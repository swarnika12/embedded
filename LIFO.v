==> flow/design.v <==
`timescale 1ns / 1ps
module LIFO(data,out,rw,en,rst,empty,full,clk);
input[3:0]data;
input rw,en,rst,clk;
output empty,full;
output reg[3:0]out;
reg[3:0]mem[4:0];
reg[2:0]sp; 
assign full=(sp==3'b110)?1:0;
assign empty=(sp==3'b000)?1:0;
integer i;
always @(posedge clk)
 begin
  if(rst)
   begin
     out<=0;sp<=1;
     for(i=0;i<5;i=i+1)
       begin
        mem[i]=0;
       end
    end
else if(!rw && !full)
begin
mem[sp]<=data;
sp=sp+1;
end
else if(rw && !empty)
begin
sp<=sp-1;
out<=mem[sp];
end
end
endmodule
# --- Tool chain data of LIFO ---
# Tool output for the design above, in the order of the flow.
# Line numbers count from 1 in the design file above.
# Operators carry their Yosys type and port widths (W data, S select, Z words).
# Cell names lack the library's common part.
inputs:
  design: "LIFO"
  clk_port: "clk"
  cell_library: "sky130hd"
  corner: "tt_025C_1v80"

# --- After elaboration ---
# Source: Yosys, flattened and elaborated. Widths are those after wreduce. Registers that Yosys merges into a memory's read port (data or address) are not register bits. Print and check cells do not count. Equal cells are merged and count once.
bits:
  mem_bits_ro: 0
  clocked_rd_ports_x_width: 0
  out_inout_bits: 6
  ramBits: 0
  latch_bits: 0
  register_bits: 27
  elab_cells: 33
  memories: 0
classes:
  n_logic: 1
  n_eq: 5
  shift: 0
  n_reduce_logical: 13
  n_div: 0
  multipliers: 0
  n_addsub: 2
  compare: 0
  n_mux: 5
op_table:
  columns: ["cell", "count"]
  rows:
  - ["$pmux W4 S5", 1]
  - ["$reduce_and A2 Y1", 6]
  - ["$eq A3 B2 Y1 const B", 2]
  - ["$eq A3 B3 Y1 const B", 2]
  - ["$mux W3", 2]
  - ["$logic_not A1 Y1", 3]
  - ["$add A3 B1 Y3 const B", 1]
  - ["$sub A3 B1 Y3 const B", 1]
  - ["$eq A3 B1 Y1 const B", 1]
  - ["$logic_not A3 Y1", 1]
  - ["$logic_and A1 B1 Y1", 2]
  - ["$reduce_bool A2 Y1", 1]
  - ["$mux W1", 2]
  - ["$not A1 Y1", 1]

# --- Depth ---
# Yosys ltp: most cells in a row. Word level: on the elaborated netlist, between registers, memories and ports. Mapped: between sequential cells and ports; inverters and the memories' decode and read muxes count.
logic_depth:
  ltp_word: 6
  ABC_AREA: 0
  depth_mapped: 8
  depth_no_buf: 6

# --- Netlist ---
# Source: synth_stat.txt of the flow (Yosys; design flattened, memories mapped). It holds for the ABC_AREA given above (unset counts as 0); a run with the other value may have another netlist.
synth_totals:
  n_buf: 10
  yosys_area_um2: 1340.0
  mapped_cells: 145
  seqArea_um2: 540.5
  flip_flops: 27
by_type:
  columns: ["cell_type", "count"]
  rows:
  - ["dfxtp_1", 27]
  - ["mux2i_1", 17]
  - ["ha_1", 6]
  - ["a21oi_1", 12]
  - ["nand2_1", 16]
  - ["o21ai_0", 10]
  - ["buf_6", 4]
  - ["nor2_1", 10]
  - ["a32oi_1", 4]
  - ["a22oi_1", 4]
  - ["nor2_2", 4]
  - ["nor3b_2", 2]
  - ["nor4_4", 1]
  - ["nand3_1", 4]
  - ["a211oi_1", 2]
  - ["buf_4", 2]
  - ["inv_1", 4]
  - ["nand2b_1", 2]
# Not listed: further types 11, cells in them 14.

# --- Timing after synthesis ---
# Path of least setup slack by OpenSTA after synthesis, without wires, with an ideal clock, recovery checks aside; 20% of the period is set as input and as output delay. Where synthesis merged equal registers, the netlist keeps one of their names.
synth_path:
  path_type: "reg-to-reg"
  startpoint: "register sp[0]"
  endpoint: "register sp[1]"
  setup_slack_ps: 671
  path_delay_ps: 1560
  required_time_ps: 2102
  stages: 8
  arrival_ps: 1432
  setup_time_ps: 128
  period_ps: 2230
  synth_period_reached_ps: 1559
# "path_delay_ps" is the arrival time less input delay plus setup time.
# "stages" counts driving pins, that of a launching flip-flop among them; a cell with two outputs on the path counts twice.
# "synth_period_reached_ps" is the clock period less the worst setup slack; recovery checks do not enter. This is arithmetic on one report: input and output delays are still those of the set period (20% each).
# The rows between start and end are the longest chain of elaborated cells between them; the timing report does not say that the signal goes this way. Where chains are equally long, one stands for them.
# A line is the first line of the expression or statement that the cell stems from. Yosys adds cells for indexed reads and writes and turns some case tables into memories.
# A register here has more assigning lines than the two given.
synth_between:
  cell_sequence: "dfxtp_1 inv_1 ha_1 buf_6 a21oi_1 nor2_1 a211oi_1 a211oi_1"
  elab_chain_cells: 6
  cells_between: 13
  classes_between: "2 x add/sub; 1 x eq/ne; 4 x mux; 6 x reduce/logical"
synth_rtl:
  columns: ["item", "line", "text"]
  rows:
  - ["start: declaration", 8, "reg[2:0]sp;"]
  - ["start: assignment", 25, "sp=sp+1;"]
  - ["start: assignment", 29, "sp<=sp-1;"]
  - ["$logic_not A3 Y1", 10, "assign empty=(sp==3'b000)?1:0;"]
  - ["$mux W1", 10, null]
  - ["$logic_not A1 Y1", 27, "else if(rw && !empty)"]
  - ["$logic_and A1 B1 Y1", 27, null]
  - ["$mux W3", 27, null]
  - ["$mux W3", 22, "else if(!rw && !full)"]
  - ["end: assignment", 25, null]
  - ["end: assignment", 29, null]
  - ["end: declaration", 8, null]

# --- Path in the finished layout ---
# From the final timing report of job 1: the path of least setup slack in the routed layout; clock arrival at registers is part of the times.
# The path's times are printed in steps of 10 ps; the period is the one set.
layout_path:
  path_type: "reg-to-reg"
  startpoint: "register sp[0]"
  endpoint: "register out[0]"
  period_ps: 1030
  required_time_ps: 1210
  stages: 8
  setup_time_ps: 110
  arrival_ps: 1790
  setup_slack_ps: -590
# The rows between start and end are the longest chain of elaborated cells between them; the timing report does not say that the signal goes this way. Where chains are equally long, one stands for them.
# A register here has more assigning lines than the two given.
layout_between:
  cell_sequence: "dfxtp_4 buf_4 ha_4 buf_6 a22oi_1 o21ai_0 mux2i_1 o21ai_1"
  elab_chain_cells: 6
  cells_between: 15
  classes_between: "5 x eq/ne; 3 x mux; 1 x logic; 6 x reduce/logical"
layout_rtl:
  columns: ["item", "line", "text"]
  rows:
  - ["start: declaration", 8, "reg[2:0]sp;"]
  - ["start: assignment", 25, "sp=sp+1;"]
  - ["start: assignment", 29, "sp<=sp-1;"]
  - ["$eq A3 B3 Y1", 9, "assign full=(sp==3'b110)?1:0;"]
  - ["$mux W1", 9, null]
  - ["$logic_not A1 Y1", 22, "else if(!rw && !full)"]
  - ["$logic_and A1 B1 Y1", 22, null]
  - ["$not A1 Y1", null, null]
  - ["$reduce_and A2 Y1", null, null]
  - ["end: assignment", 16, "out<=0;sp<=1;"]
  - ["end: assignment", 30, "out<=mem[sp];"]
  - ["end: declaration", 6, "output reg[3:0]out;"]

Subject: flow runs of LIFO

Hi,

Flow measurements of LIFO on sky130hd: 2 stored runs with different settings, listed in no order. Input and output delays are each 20% of the period that was set; the output load is 0.01 pF.
"timing.achieved_period_ps": clock period set for the run, less the worst setup slack. It is reckoned from that one timing run; input and output delays stay at 20% of the period that was set.
"worst_path_allowed_less_slack_ps" is the time allowed to the run's worst setup path (the clock period less input and output delay, where it has them) less its slack. Clock arrival times count: a late capture clock shortens it, a late launch clock lengthens it.
"power_mw": no workload was simulated; the value follows from the tool's default switching activity.
"worst_path_allowed_less_slack_ps" is given in steps of 10 ps.

--- job 1 ---
==> flow/run.sh <==
#!/bin/bash
# the make line also repeats the synthesis and layout settings of config.mk as NAME=value (left out here)
make -C /OpenROAD-flow-scripts/flow DESIGN_CONFIG=/design/flow/config.mk WORK_HOME=/design/flow/orfs CLKGATE_MAP_FILE= finish
==> flow/config.mk <==
export PLATFORM = sky130hd
export DESIGN_NAME = LIFO
export DESIGN_NICKNAME = LIFO
export VERILOG_FILES = /design/flow/design.v
export SDC_FILE = /design/flow/constraint.sdc
export NUM_CORES = 4
export LEC_CHECK = 0
export CAP_MARGIN = 20
export CELL_PAD_IN_SITES_DETAIL_PLACEMENT = 2
export CELL_PAD_IN_SITES_GLOBAL_PLACEMENT = 0
export CORE_ASPECT_RATIO = 1.39
export CORE_MARGIN = 5
export CORE_UTILIZATION = 23
export CTS_CLUSTER_DIAMETER = 98
export GPL_TIMING_DRIVEN = 1
export HOLD_SLACK_MARGIN = 0.11
export MAX_ROUTING_LAYER = met5
export MIN_ROUTING_LAYER = met2
export PLACE_DENSITY = 0.78
export SLEW_MARGIN = 25
export TNS_END_PERCENT = 20
==> flow/constraint.sdc <==
create_clock -name core_clock -period 1.03 [get_ports {clk}]
set_input_delay 0.2060 -clock core_clock [delete_from_list [all_inputs] [get_ports {clk}]]
set_output_delay 0.2060 -clock core_clock [all_outputs]
set_load 0.01 [all_outputs]

==> results, as YAML <==
results:
  utilization_pct: 34.1
  power_mw: 3.575
  finish.stdcell_area_um2: 1909.3
  timing.achieved_period_ps: 1617
  worst_hold_slack_ps: 460
  synthArea_um2: 1340.0
  die_um2: 7473.2
  setupTns_ps: -13777
  worst_path_allowed_less_slack_ps: 1620
  path_kind: "reg-to-reg"
  worstSetupSlack_ps: -587

--- job 2 ---
==> flow/run.sh <==
#!/bin/bash
# the make line also repeats the synthesis and layout settings of config.mk as NAME=value (left out here)
make -C /OpenROAD-flow-scripts/flow DESIGN_CONFIG=/design/flow/config.mk WORK_HOME=/design/flow/orfs CLKGATE_MAP_FILE= finish
==> flow/config.mk <==
export PLATFORM = sky130hd
export DESIGN_NAME = LIFO
export DESIGN_NICKNAME = LIFO
export VERILOG_FILES = /design/flow/design.v
export SDC_FILE = /design/flow/constraint.sdc
export NUM_CORES = 4
export LEC_CHECK = 0
export CAP_MARGIN = 20
export CORE_ASPECT_RATIO = 1.83
export CORE_MARGIN = 2
export CORE_UTILIZATION = 41
export PLACE_DENSITY_LB_ADDON = 0.13
export SLEW_MARGIN = 20
==> flow/constraint.sdc <==
create_clock -name core_clock -period 1.98 [get_ports {clk}]
set_input_delay 0.3960 -clock core_clock [delete_from_list [all_inputs] [get_ports {clk}]]
set_output_delay 0.3960 -clock core_clock [all_outputs]
set_load 0.01 [all_outputs]

==> results, as YAML <==
results:
  timing.achieved_period_ps: 1761
  utilization_pct: 49.5
  worstSetupSlack_ps: 219
  power_mw: 1.456
  synthArea_um2: 1340.0
  die_um2: 3762.8
  worst_hold_slack_ps: 449
  setupTns_ps: 0
  worst_path_allowed_less_slack_ps: 1360
  path_kind: "reg-to-output"
  finish.stdcell_area_um2: 1576.5

Regards
