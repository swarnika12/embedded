==> flow/design.v <==
`timescale 1ns / 1ps
module FIFO( Clk, 
                   dataIn, 
                   RD, 
                   WR, 
                   EN, 
                   dataOut, 
                   Rst,
                   EMPTY, 
                   FULL 
                   ); 
input  Clk, 
       RD, 
       WR, 
       EN, 
       Rst;
output  EMPTY, 
        FULL;
input   [31:0]    dataIn;
output reg [31:0] dataOut;  
reg [3:0]  Count = 0; 
reg [31:0] FIFO [0:7]; 
reg [3:0]  readCounter = 0, 
           writeCounter = 0; 
assign EMPTY = (Count==0)? 1'b1:1'b0; 
assign FULL = (Count==8)? 1'b1:1'b0; 
always @ (posedge Clk) 
begin 
 if (EN==0); 
 else begin 
  if (Rst) begin 
   readCounter = 0; 
   writeCounter = 0; 
   dataOut=0;
  end 
  else if (RD ==1'b1 && Count!=0) begin 
   dataOut  = FIFO[readCounter]; 
   readCounter = readCounter+1; 
  end 
  else if (WR==1'b1 && Count<8) begin
   FIFO[writeCounter]  = dataIn; 
   writeCounter  = writeCounter+1; 
  end 
  else; 
 end 
 if (writeCounter==8) 
  writeCounter=0; 
 else if (readCounter==8) 
  readCounter=0; 
 else;
 if (readCounter > writeCounter) begin 
  Count=readCounter-writeCounter; 
 end 
 else if (writeCounter > readCounter) 
  Count=writeCounter-readCounter; 
 else;
end 
endmodule
## Reports on FIFO

What the tools print for FIFO, step after step.
Lines are those of the file above, counted from 1.
Not given: --

- Top module: FIFO
- Clock: Clk
- Library: sky130hd
- Timing corner: tt_025C_1v80

## Elaborated design

Counts by Yosys on the flattened word-level netlist (proc, flatten, opt, wreduce; memories kept). Register bits leave out memories and registers merged into their read ports (data or address). Print and check cells are left out. Cells with the same type and inputs are merged into one.
Yosys's memory passes give these memory sizes; they may raise the number of words (mostly to a power of two), join words into wider ones and drop unused or constant bits.

- Word-level cells: 47
- Output and inout port bits: 34
- RAM bits: 256
- Flip-flop bits (word level): 44
- Memory cells: 1
- Input port bits: 37

- Magnitude comparators: 3
- Reductions and logical operators: 5
- Multiplexer cells: 27
- $add $sub $neg: 4
- Eq/ne operators: 3

Memories:

| memory | words | width | rd ports | write ports | RTL line | text |
|---|---|---|---|---|---|---|
| FIFO | 8 | 32 | 1 | 1 | 22 | `reg [31:0] FIFO [0:7];` |

Operators by type and width:

| cell | number |
|---|---|
| 32-bit 2-to-1 mux | 5 |
| 4-bit 2-to-1 mux | 12 |
| 4-bit equality test (second input constant) | 3 |
| 3-bit 2-to-1 mux | 4 |
| 4-bit by 1-bit adder with 4-bit output (second input constant) | 2 |
| 4-bit subtractor | 2 |
| 4-bit greater-than comparator | 2 |
| 1-bit 2-to-1 mux | 6 |
| 4-bit less-than comparator (second input constant) | 1 |
| 4-bit zero test | 1 |
| 4-bit nonzero test | 1 |
| 1-bit logical AND | 2 |
| 2-bit nonzero test | 1 |

## Logic depth

Depth = most cells in a row (Yosys ltp): at word level without a register or memory, in the mapped netlist without a sequential cell, where the memories' decode and read muxes count.

- Depth in word-level cells: 11
- ABC_AREA: 0
- Depth in mapped cells: 14
- Depth with buffers taken out: 13

## Synthesis result

Yosys stat after the flow's synthesis: flattened, memories mapped to cells. It holds for the ABC_AREA given above (unset counts as 0); a run with the other value may have another netlist.

- Sequential area: 8928.6 um^2
- Buffers: 30
- Mapped area: 11756.3 um^2
- Mapped flip-flops: 300
- Standard cells after synthesis: 614

Cell types:

| type | number | area in all (um^2) |
|---|---|---|
| sky130_fd_sc_hd__edfxtp_1 | 292 | 8768.41 |
| sky130_fd_sc_hd__mux4_2 | 64 | 1.44E+03 |
| sky130_fd_sc_hd__nand2_1 | 79 | 296.534 |
| sky130_fd_sc_hd__a21oi_1 | 41 | 205.197 |
| sky130_fd_sc_hd__dfxtp_1 | 8 | 160.154 |
| sky130_fd_sc_hd__ha_1 | 10 | 125.12 |
| sky130_fd_sc_hd__clkbuf_1 | 14 | 52.55 |
| sky130_fd_sc_hd__nor2_1 | 14 | 52.55 |
| sky130_fd_sc_hd__buf_2 | 10 | 50.048 |
| sky130_fd_sc_hd__inv_1 | 11 | 41.29 |
| sky130_fd_sc_hd__fa_1 | 2 | 40.038 |
| sky130_fd_sc_hd__o311ai_2 | 2 | 32.531 |
| sky130_fd_sc_hd__o311ai_1 | 3 | 26.275 |
| sky130_fd_sc_hd__o311ai_4 | 1 | 26.275 |
| sky130_fd_sc_hd__a21o_1 | 3 | 22.522 |
| sky130_fd_sc_hd__nand3_1 | 4 | 20.019 |
| sky130_fd_sc_hd__nor3_1 | 4 | 20.019 |
| sky130_fd_sc_hd__o21ai_0 | 4 | 20.019 |

Other cell types: 35; their cells: 48.

## Worst setup path after synthesis

Source: OpenSTA report_checks on the synthesized netlist (no wires, ideal clock, input and output delay 20% of the period each), path of least setup slack; recovery checks are left aside. Register names are those of the netlist, which keeps one name where synthesis merged equal registers.

- Path kind: input -> register
- Start: in EN
- End: mem FIFO[0][0]
- Stages on the path: 5
- Launch time at the first pin: 1.104 ns
- Clock period: 5.52 ns
- External input delay: 1.104 ns
- Arrival time: 4.014 ns
- Buffers on the path: 1
- Setup slack: 1.045 ns
- Delay of the path: 3.371 ns
- Setup time: 0.461 ns
- Required time: 5.059 ns
- Period reached after synthesis: 4.475 ns

"delay of the path" = arrival - input delay + setup time.
"stages on the path": output pins that drive a net of the path, with the launching flip-flop's if there is one; two outputs of one cell count as two.
"period reached after synthesis" is the clock period less the worst setup slack; recovery checks do not enter. This is arithmetic on one report: input and output delays are still those of the set period (20% each).
Between the ends stands the longest chain of elaborated cells between them, by number of cells; it is not shown to be the way that was timed. Of several equally long chains one is given.
Each line given opens the expression or statement behind the cell; cells for indexed reads and writes are added by Yosys, which also makes memories of some case tables.
Only ways into the end's enable, where the timed path ends, are counted here.

- Path through: sky130_fd_sc_hd__clkbuf_1 sky130_fd_sc_hd__nand2_1 sky130_fd_sc_hd__nor2_1 sky130_fd_sc_hd__nand2_1 sky130_fd_sc_hd__nor3_1
- Cells in the longest elaborated chain: 1
- Elaborated cells between the ends (all ways): 2
- RTL lines with such cells: 1
- Those cells by class: mux: 2

Ends and longest elaborated chain, after synthesis:

| element | RTL line | text |
|---|---|---|
| start, declared | 15 | `EN,` |
| 3-bit 2-to-1 mux | 29 | `if (EN==0);` |
| end, declared | 22 | `reg [31:0] FIFO [0:7];` |

## Worst path after layout

Path of least setup slack in the final report of job 1 (OpenROAD, finished layout, wires in). Where an end is a register, its clock arrival counts in the times.

- Path kind: register -> register
- Start: reg Count[2]
- End: reg Count[3]
- Buffers on the path: 4
- Arrival time: 3.46 ns
- Clock period: 3.92 ns
- Setup time: 0.25 ns
- Launch time at the first pin: 0.53 ns
- Stages on the path: 15
- Required time: 4.20 ns
- Setup slack: 0.73 ns

Between the ends stands the longest chain of elaborated cells between them, by number of cells; it is not shown to be the way that was timed. Of several equally long chains one is given.
Ways into the end's enable are left out, as the timed path ends at the data pin.

- Path through: sky130_fd_sc_hd__edfxtp_1 sky130_fd_sc_hd__buf_4 sky130_fd_sc_hd__buf_4 sky130_fd_sc_hd__o41ai_4 sky130_fd_sc_hd__buf_4 sky130_fd_sc_hd__or2_4 sky130_fd_sc_hd__o311ai_2 sky130_fd_sc_hd__buf_4 sky130_fd_sc_hd__o2bb2ai_4 sky130_fd_sc_hd__ha_4 sky130_fd_sc_hd__and4_4 sky130_fd_sc_hd__o21bai_1 sky130_fd_sc_hd__a21oi_2 sky130_fd_sc_hd__o311ai_4 sky130_fd_sc_hd__xor2_1
- Cells in the longest elaborated chain: 11
- Elaborated cells between the ends (all ways): 22
- RTL lines with such cells: 10
- Those cells by class: add/sub: 2; compare: 3; eq/ne: 2; mux: 12; reduce/logical: 3

Ends and longest elaborated chain, post-layout:

| element | RTL line | text |
|---|---|---|
| start, declared | 21 | `reg [3:0]  Count = 0;` |
| start, assigned | 52 | `Count=readCounter-writeCounter;` |
| start, assigned | 55 | `Count=writeCounter-readCounter;` |
| 4-bit less-than comparator | 40 | `else if (WR==1'b1 && Count<8) begin` |
| 1-bit logical AND | 40 |  |
| 4-bit 2-to-1 mux | 40 |  |
| 4-bit 2-to-1 mux | 36 | `else if (RD ==1'b1 && Count!=0) begin` |
| 4-bit 2-to-1 mux | 31 | `if (Rst) begin` |
| 4-bit 2-to-1 mux | 29 | `if (EN==0);` |
| 4-bit equality test | 46 | `if (writeCounter==8)` |
| 4-bit 2-to-1 mux | 46 |  |
| 4-bit subtractor | 55 |  |
| 4-bit 2-to-1 mux | 54 | `else if (writeCounter > readCounter)` |
| 4-bit 2-to-1 mux | 51 | `if (readCounter > writeCounter) begin` |
| end, assigned | 52 |  |
| end, assigned | 55 |  |
| end, declared | 21 |  |

Design FIFO on sky130hd. What follows are 2 stored runs of the flow, each under its own settings; their order means nothing. The constraints put input and output delay at 20% of the set period each and load the outputs with 0.01 pF.
"allowed time less slack (worst setup path)" is the time allowed to the run's worst setup path (the clock period less input and output delay, where it has them) less its slack. Clock arrival times count: a late capture clock shortens it, a late launch clock lengthens it.

### Job 1

==> flow/run.sh <==
#!/bin/bash
# the make line also repeats the synthesis and layout settings of config.mk as NAME=value (left out here)
make -C /OpenROAD-flow-scripts/flow DESIGN_CONFIG=/design/flow/config.mk WORK_HOME=/design/flow/orfs CLKGATE_MAP_FILE= finish
==> flow/config.mk <==
export PLATFORM = sky130hd
export DESIGN_NAME = FIFO
export DESIGN_NICKNAME = FIFO
export VERILOG_FILES = /design/flow/design.v
export SDC_FILE = /design/flow/constraint.sdc
export NUM_CORES = 4
export LEC_CHECK = 0
export CAP_MARGIN = 20
export CELL_PAD_IN_SITES_GLOBAL_PLACEMENT = 0
export CORE_MARGIN = 2
export CORE_UTILIZATION = 56
export CTS_CLUSTER_SIZE = 43
export GPL_ROUTABILITY_DRIVEN = 1
export HOLD_SLACK_MARGIN = -0.01
export PLACE_DENSITY_LB_ADDON = 0.18
export SETUP_SLACK_MARGIN = 0.81
export SLEW_MARGIN = 20
==> flow/constraint.sdc <==
create_clock -name core_clock -period 3.92 [get_ports {Clk}]
set_input_delay 0.7840 -clock core_clock [delete_from_list [all_inputs] [get_ports {Clk}]]
set_output_delay 0.7840 -clock core_clock [all_outputs]
set_load 0.01 [all_outputs]

Results of job 1:
- Setup total negative slack: 0.000 ns
- Worst hold slack: 0.581 ns
- Lowest setup slack: 0.733 ns
- Full die area: 22168.2 um^2
- Utilization: 68.7%
- Allowed time less slack (worst setup path): 3.19 ns
- Kind of the worst setup path: register -> register
- Yosys chip area after synthesis: 11756.3 um^2

### Job 2

==> flow/run.sh <==
#!/bin/bash
# the make line also repeats the synthesis and layout settings of config.mk as NAME=value (left out here)
make -C /OpenROAD-flow-scripts/flow DESIGN_CONFIG=/design/flow/config.mk WORK_HOME=/design/flow/orfs CLKGATE_MAP_FILE= finish
==> flow/config.mk <==
export PLATFORM = sky130hd
export DESIGN_NAME = FIFO
export DESIGN_NICKNAME = FIFO
export VERILOG_FILES = /design/flow/design.v
export SDC_FILE = /design/flow/constraint.sdc
export NUM_CORES = 4
export LEC_CHECK = 0
export ABC_AREA = 0
export CAP_MARGIN = 20
export CELL_PAD_IN_SITES_DETAIL_PLACEMENT = 0
export CORE_ASPECT_RATIO = 1.94
export CORE_MARGIN = 2
export CORE_UTILIZATION = 52
export CTS_CLUSTER_DIAMETER = 114
export GPL_TIMING_DRIVEN = 0
export PLACE_DENSITY_LB_ADDON = 0.27
export SETUP_SLACK_MARGIN = 1.73
export SLEW_MARGIN = 20
==> flow/constraint.sdc <==
create_clock -name core_clock -period 7.46 [get_ports {Clk}]
set_input_delay 1.4920 -clock core_clock [delete_from_list [all_inputs] [get_ports {Clk}]]
set_output_delay 1.4920 -clock core_clock [all_outputs]
set_load 0.01 [all_outputs]

Results of job 2:
- Allowed time less slack (worst setup path): 3.14 ns
- Kind of the worst setup path: input -> register
- Lowest setup slack: 2.830 ns
- Full die area: 23892.9 um^2
- Worst hold slack: 0.772 ns
- Setup total negative slack: 0.000 ns
- Utilization: 62.7%
- Yosys chip area after synthesis: 11756.3 um^2
